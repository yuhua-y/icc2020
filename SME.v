==> flow/design.v <==
module SME(clk,reset,chardata,isstring,ispattern,valid,match,match_index);
input clk;
input reset;
input [7:0] chardata;
input isstring;
input ispattern;
output reg match;
output [4:0] match_index;
output  valid;
reg [3:0]cur_state,next_state;
parameter IDLE=4'd0,STRING=4'd1,PATTERN=4'd2,STR_MATCH=4'd3,PAT_MATCH=4'd4,OUT=4'd5;
parameter wbeg=8'h5E,wend=8'h24,wany=8'h2E;
reg true;
reg new_str;
reg [31:0]vec_beg;
reg [5:0]strm_counter,patm_counter;
reg [5:0]string_counter,pattern_counter;
reg [7:0]string_data[31:0];
reg [7:0]pattern_data[31:0];
reg fir_match,match_finish2;
reg [5:0]string_number;
wire is_str,is_pat;
wire match_finish1;
assign is_str=isstring;
assign is_pat=ispattern;
assign valid=(cur_state==OUT)?1:0;
assign match_finish1=((cur_state==STR_MATCH)&(strm_counter==string_number))?1:0;
assign match_index=strm_counter-1; 
always @(posedge clk) begin
    match<=true;
end
always @(*) begin
    if(cur_state==PAT_MATCH)begin
       if((patm_counter==pattern_counter-1)&(true)) 
            match_finish2=1;
        else
            match_finish2=0;
    end
    else
        match_finish2=0;
end
always @(*) begin
    if(cur_state==STR_MATCH)begin
        if(string_data[strm_counter]==pattern_data[0])
            fir_match=1;
        else if(pattern_data[0]==wany)
            fir_match=1;
        else if(((string_data[strm_counter]==pattern_data[1])|(pattern_data[1]==wany))&(pattern_data[0]==wbeg)&((strm_counter==0)|(string_data[strm_counter-1]==8'h20)))
            fir_match=1;
        else
            fir_match=0;
    end
    else
        fir_match=0;
end
always @(posedge clk or posedge reset) begin
    if(reset)
        cur_state<=IDLE;
    else
        cur_state<=next_state;
end
always @(*) begin
    case (cur_state)
        IDLE:next_state=STRING;
        STRING:next_state=(is_str)?STRING:PATTERN;
        PATTERN:next_state=(ispattern)?PATTERN:STR_MATCH;
        STR_MATCH:begin
            if(match_finish1)
                next_state=OUT;
            else if(fir_match)
                next_state=PAT_MATCH;
            else
                next_state=STR_MATCH;
        end
        PAT_MATCH:begin
            if((true)|(patm_counter==0))begin
                if(match_finish2)
                    next_state=OUT;
                else 
                    next_state=PAT_MATCH;
            end
            else
            next_state=STR_MATCH;
        end
        OUT:next_state=(is_str)?STRING:PATTERN;
        default: next_state=IDLE;
    endcase    
end
always @(posedge clk) begin
    if(ispattern)
        new_str<=1;
    else if(is_str)
        new_str<=0;
end
always @(posedge clk or posedge reset) begin
    if(reset)
        string_counter<=0;
    else if(is_str)
       string_counter<=string_counter+1;
    else 
        string_counter<=0;
end
always @(posedge clk or posedge reset) begin
    if(reset)
        string_number<=0;
    else if(is_str)
        string_number<=string_counter+1;
end
always @(posedge clk or posedge reset) begin
    if(reset)
        pattern_counter<=0;
    else if(ispattern)
        pattern_counter<=pattern_counter+1;
    else if(match_finish2|match_finish1)
        pattern_counter<=0;
end
always @(posedge clk) begin
    if(is_str)
        string_data[string_counter]<=chardata;
end
always @(posedge clk) begin
    if(is_pat)
        pattern_data[pattern_counter]<=chardata;
end
always @(posedge clk or posedge reset) begin
    if(reset)
        strm_counter<=0;
    else if(cur_state==STR_MATCH)
        strm_counter<=strm_counter+1;
    else if(cur_state==OUT)
        strm_counter<=0;
end
always @(posedge clk or posedge reset) begin
    if(reset)
        patm_counter<=0;
    else if(cur_state==PAT_MATCH)begin
        patm_counter<=patm_counter+1;
    end
    else
        patm_counter<=0;
end
always @(*) begin
    if(reset)
        true=0;
    else if(cur_state==PAT_MATCH)begin
        if(string_data[patm_counter+strm_counter-1]==pattern_data[patm_counter])
            true=1;
        else if(pattern_data[patm_counter]==wany)
            true=1;
        else if(pattern_data[0]==wbeg)begin
            if(patm_counter==0)
                true=1;
            else if(((string_data[strm_counter-2]==8'h20)|(strm_counter==1))&((string_data[patm_counter+strm_counter-2]==pattern_data[patm_counter])|(pattern_data[patm_counter]==wany)))
                true=1;
            else if((pattern_data[patm_counter]==wend)&((string_data[patm_counter+strm_counter-2]==8'h20)|(strm_counter==string_number-pattern_counter+3)))
                true=1;
            else
                true=0;
        end    
        else if((pattern_data[patm_counter]==wend)&((strm_counter==string_number-pattern_counter+2)|(string_data[patm_counter+strm_counter-1]==8'h20)))
            true=1;
        else
            true=0;
    end
    else  
        true=0;
end
endmodule
==> Tool chain data of SME <==
Tool output for the design above, in the order of the flow.
Lines are those of the file above, counted from 1.
Cell names lack the library's common part.
{ "setup": {"top_module": "SME", "clk_port": "clk", "library": "sky130hd", "lib_corner": "tt_025C_1v80"} }

==> Elaborated design <==
Yosys after proc, flatten, opt, wreduce and memory -nomap, before mapping. Memory bits, and registers merged into a memory's read port (data or address), are not among the register bits. Print and check cells are not counted. Equal cells are merged and count once.
Memory sizes are those after Yosys's memory passes, which may raise the word count (mostly to a power of two), join words into wider ones and drop unused or constant bits.
{ "classes": {"add_sub_neg": 13, "n_eq": 23, "n_mux": 36, "logic": 15, "n_reduce_logical": 6} }
{ "op_table": {"columns": ["op", "count"], "rows": [
  ["6-bit by 32-bit equality test with 1-bit output", 3],
  ["8-bit by 6-bit equality test with 1-bit output with constant B", 8],
  ["6-bit two-way mux", 6],
  ["32-bit by 2-bit adder with 32-bit output with constant B", 1],
  ["8-bit equality test", 4],
  ["6-bit by 1-bit adder with 6-bit output with constant B", 4],
  ["1-bit two-way mux", 21],
  ["8-bit two-way mux", 2],
  ["3-bit case mux with 5-bit select", 1],
  ["6-bit zero test", 2],
  ["5-bit by 1-bit subtractor with 5-bit output with constant B", 2],
  ["5-bit by 2-bit subtractor with 5-bit output with constant B", 2],
  ["5-bit two-way mux", 2],
  ["3-bit two-way mux", 3],
  ["1-bit OR", 8],
  ["7-bit by 3-bit adder with 8-bit output with constant B", 1],
  ["8-bit by 7-bit equality test with 1-bit output with constant B", 1],
  ["1-bit bitwise AND", 7],
  ["6-bit by 1-bit subtractor with 7-bit output with constant B", 1],
  ["6-bit by 6-bit subtractor with 7-bit output", 1],
  ["3-bit by 2-bit equality test with 1-bit output with constant B", 2],
  ["3-bit equality test with constant B", 2],
  ["6-bit by 1-bit equality test with 1-bit output with constant B", 1],
  ["6-bit equality test", 1],
  ["5-bit adder", 1],
  ["2-bit nonzero test", 2],
  ["4-bit zero test", 1],
  ["3-bit by 1-bit equality test with 1-bit output with constant B", 1]
]} }
Other operator kinds: 2; their cells: 2.
{ "bits": {"register_bits": 34, "ram_bits": 512, "mem_count": 2, "in_bits": 12, "output_inout_bits": 7, "word_cells": 102} }
{ "mem_list": {"columns": ["name", "words", "word_bits", "line_no", "source"], "rows": [
  ["pattern_data", 32, 8, 19, "reg [7:0]pattern_data[31:0];"],
  ["string_data", 32, 8, 18, "reg [7:0]string_data[31:0];"]
]} }

==> Longest topological paths <==
Yosys ltp: most cells in a row. Word level: on the elaborated netlist, between registers, memories and ports. Mapped: between sequential cells and ports; inverters and the memories' decode and read muxes count.
{ "depth": {"ltp_word": 19, "abc_area": 0, "ltp_mapped": 28, "ltp_nobuf": 22} }

==> Mapped cells and area <==
The flow's flattened synthesis, as Yosys stat reports it; memories are mapped. The netlist is that of the ABC_AREA named above (0 if unset); the other value can give another one.
{ "mapped": {"cells": 2094, "synth_area_um2": 28925.2, "seq_area_um2": 16296.9, "ff_cells": 549, "buf_cells": 134} }
{ "types": {"columns": ["type", "count", "area_total_um2"], "rows": [
  ["edfxtp_1", 512, 1.54E+04],
  ["mux4_2", 158, 3.56E+03],
  ["mux2i_1", 143, 1.43E+03],
  ["dfrtp_1", 35, 875.84],
  ["nand2_1", 197, 739.459],
  ["ha_1", 41, 512.992],
  ["xnor2_1", 56, 490.47],
  ["nor2_1", 118, 442.925],
  ["a21oi_1", 72, 360.346],
  ["xor2_1", 35, 306.544],
  ["mux2_2", 27, 304.042],
  ["o221ai_1", 32, 280.269],
  ["nand3_1", 55, 275.264],
  ["a211oi_1", 34, 255.245],
  ["clkbuf_1", 64, 240.23],
  ["o21ai_0", 48, 240.23],
  ["and3_1", 32, 200.192],
  ["buf_2", 35, 175.168]
]} }
Other cell types: 72; their cells: 400.

==> Worst setup path after synthesis <==
Path of least setup slack by OpenSTA after synthesis, without wires, with an ideal clock, recovery checks aside; 20% of the period is set as input and as output delay. Where synthesis merged equal registers, the netlist keeps one of their names.
{ "synth_timing": {"path_kind": "reg-to-reg", "startpoint": "reg strm_counter[1]", "endpoint": "reg cur_state", "tclk_ns": 7.74, "setup_time_ns": 0.124, "arrival_time_ns": 6.026, "required_time_ns": 7.616, "slack_ns": 1.590, "path_delay_ns": 6.150, "path_stages": 26, "path_buffers": 5, "period_less_setup_slack_ns": 6.15} }
"path_delay_ns" = arrival - input delay + setup time.
"path_stages": output pins that drive a net of the path, with the launching flip-flop's if there is one; two outputs of one cell count as two.
"period_less_setup_slack_ns" is the clock period less the worst setup slack; recovery checks do not enter. This is arithmetic on one report: input and output delays are still those of the set period (20% each).
Where an end lacks its bit number, it is one bit of the signal, or one of the new flip-flops if synthesis recoded a state register.
The rows between start and end are the longest chain of elaborated cells between them; the timing report does not say that the signal goes this way. Where chains are equally long, one stands for them.
A line is the first line of the expression or statement that the cell stems from. Yosys adds cells for indexed reads and writes and turns some case tables into memories.
The chain passes a memory read, where the word-level depth is cut; so it can be longer than that depth.
At most two assigning lines are given for a register; there are more.
{ "synth_via": {"path_cell_list": "dfrtp_1 > buf_2 > inv_1 > ha_1 > and2b_1 > nor2_2 > clkbuf_1 > mux2i_1 > o221ai_1 > o22ai_1 > xor2_1 > or4_1 > buf_2 > o21ai_4 > mux2i_2 > buf_2 > nand2_1 > a32o_1 > a211o_1 > a211oi_1 > nor4_2 > a21oi_1 > o22ai_1 > and4_1 > buf_4 > or2_1", "elab_chain_len": 20, "cone_cells": 54, "cone_classes": "add/sub (5); eq/ne (12); mux (21); logic (14); reduce/logical (1); memory (1)"} }
{ "synth_rtl": {"columns": ["item", "line_no", "source"], "rows": [
  ["start: declaration", 16, "reg [5:0]strm_counter,patm_counter;"],
  ["start: assignment", 127, "strm_counter<=0;"],
  ["start: assignment", 129, "strm_counter<=strm_counter+1;"],
  ["5-bit adder", 155, "else if((pattern_data[patm_counter]==wend)&((string_data[patm_counter+strm_counter-2]==8'h20)|(strm_counter==s ..."],
  ["5-bit by 2-bit subtractor with 5-bit output", 155, null],
  ["memory 32 x 8 bit", 18, "reg [7:0]string_data[31:0];"],
  ["8-bit by 6-bit equality test with 1-bit output", 155, null],
  ["1-bit OR", 155, null],
  ["1-bit bitwise AND", 155, null],
  ["1-bit two-way mux", 155, null],
  ["[... 6 more ...]", null, null],
  ["1-bit two-way mux", 143, "if(reset)"],
  ["1-bit bitwise AND", 34, "if((patm_counter==pattern_counter-1)&(true))"],
  ["1-bit two-way mux", 34, null],
  ["1-bit two-way mux", 33, "if(cur_state==PAT_MATCH)begin"],
  ["1-bit two-way mux", 77, "if(match_finish2)"],
  ["3-bit two-way mux", 76, "if((true)|(patm_counter==0))begin"],
  ["3-bit case mux with 5-bit select", 63, "case (cur_state)"],
  ["end: assignment", 58, "cur_state<=IDLE;"],
  ["end: assignment", 60, "cur_state<=next_state;"]
]} }

==> Worst path after layout <==
Path of least setup slack in the final report of run 2 (OpenROAD, finished layout, wires in). Where an end is a register, its clock arrival counts in the times.
{ "layout_timing": {"path_kind": "reg-to-reg", "startpoint": "reg strm_counter[1]", "endpoint": "reg pattern_counter[2]", "tclk_ns": 5.95, "setup_time_ns": 0.13, "arrival_time_ns": 6.77, "required_time_ns": 6.47, "slack_ns": -0.30, "path_stages": 30, "path_buffers": 9} }
The rows between start and end are the longest chain of elaborated cells between them; the timing report does not say that the signal goes this way. Where chains are equally long, one stands for them.
The chain passes a memory read, where the word-level depth is cut; so it can be longer than that depth.
At most two assigning lines are given for a register; there are more.
{ "layout_via": {"path_cell_list": "dfrtp_1 > inv_2 > ha_4 > and2b_2 > buf_6 > o21ai_4 > buf_6 > buf_12 > buf_12 > a21oi_2 > nor3_2 > buf_4 > o22ai_4 > xor2_2 > or4_4 > o21ai_4 > buf_12 > mux2i_4 > buf_12 > nor2_4 > a32oi_1 > buf_4 > nand3_2 > or4b_4 > nor4_4 > a21oi_2 > o22ai_2 > and4_1 > buf_6 > o41ai_2", "elab_chain_len": 20, "cone_cells": 39, "cone_classes": "add/sub (4); eq/ne (9); mux (14); logic (10); reduce/logical (1); memory (1)"} }
{ "layout_rtl": {"columns": ["item", "line_no", "source"], "rows": [
  ["start: declaration", 16, "reg [5:0]strm_counter,patm_counter;"],
  ["start: assignment", 127, "strm_counter<=0;"],
  ["start: assignment", 129, "strm_counter<=strm_counter+1;"],
  ["5-bit adder", 155, "else if((pattern_data[patm_counter]==wend)&((string_data[patm_counter+strm_counter-2]==8'h20)|(strm_counter==s ..."],
  ["5-bit by 2-bit subtractor with 5-bit output", 155, null],
  ["memory 32 x 8 bit", 18, "reg [7:0]string_data[31:0];"],
  ["8-bit by 6-bit equality test with 1-bit output", 155, null],
  ["1-bit OR", 155, null],
  ["1-bit bitwise AND", 155, null],
  ["1-bit two-way mux", 155, null],
  ["[... 6 more ...]", null, null],
  ["1-bit two-way mux", 143, "if(reset)"],
  ["1-bit bitwise AND", 34, "if((patm_counter==pattern_counter-1)&(true))"],
  ["1-bit two-way mux", 34, null],
  ["1-bit two-way mux", 33, "if(cur_state==PAT_MATCH)begin"],
  ["1-bit OR", 114, "else if(match_finish2|match_finish1)"],
  ["6-bit two-way mux", 114, null],
  ["6-bit two-way mux", 112, "else if(ispattern)"],
  ["end: assignment", 111, "pattern_counter<=0;"],
  ["end: assignment", 113, "pattern_counter<=pattern_counter+1;"],
  ["end: declaration", 17, "reg [5:0]string_counter,pattern_counter;"]
]} }

Ticket comment

2 stored runs of SME in the flow (synthesis by Yosys, layout by OpenROAD, sky130hd cells), in arbitrary order. Constraints: input delay and output delay 20% of the set period each, output load 0.01 pF.
"clock_period_reached_ns" means the clock period less the worst setup slack. The figure is calculated, with input and output delays left at 20% of the set period.
"worst_path_ns" = time allowed to the worst setup path (clock period - input delay - output delay, where it has them) - its slack; a late launch clock adds to it, a late capture clock takes from it.
[
  {
    "run": "run 1",
    "settings": { "period_ns": 9.94, "CORE_UTILIZATION": 51, "SETUP_SLACK_MARGIN": -0.85, "PLACE_DENSITY_LB_ADDON": 0.2, "CORE_ASPECT_RATIO": 0.6, "CORE_MARGIN": 6, "CELL_PAD_IN_SITES_GLOBAL_PLACEMENT": 0, "CELL_PAD_IN_SITES_DETAIL_PLACEMENT": 2, "ABC_AREA": 1, "GPL_ROUTABILITY_DRIVEN": 0, "CTS_CLUSTER_DIAMETER": 234, "SLEW_MARGIN": 40, "MAX_ROUTING_LAYER": "met5", "CAP_MARGIN": 20 },
    "outcome": "stopped before the end: placement reported DPL-0033"
  },
  {
    "run": "run 2",
    "settings": { "period_ns": 5.95, "CORE_UTILIZATION": 35, "PLACE_DENSITY_LB_ADDON": 0.04, "CORE_ASPECT_RATIO": 1.46, "CORE_MARGIN": 3, "CELL_PAD_IN_SITES_GLOBAL_PLACEMENT": 3, "GPL_TIMING_DRIVEN": 1, "GPL_ROUTABILITY_DRIVEN": 1, "CAP_MARGIN": 5, "SLEW_MARGIN": 15, "MIN_ROUTING_LAYER": "met2" },
    "results": { "setup_worst_slack_ns": -0.296, "worst_path_ns": 6.25, "critical_path_type": "reg-to-reg", "fin_tns_ns": -2.501, "layout_stdcell_area_um2": 36522.5, "total_die_area_um2": 86191.6, "yosys_chip_area_um2": 28925.2, "hold_ws_ns": 0.518, "clock_period_reached_ns": 6.246 }
  }
]
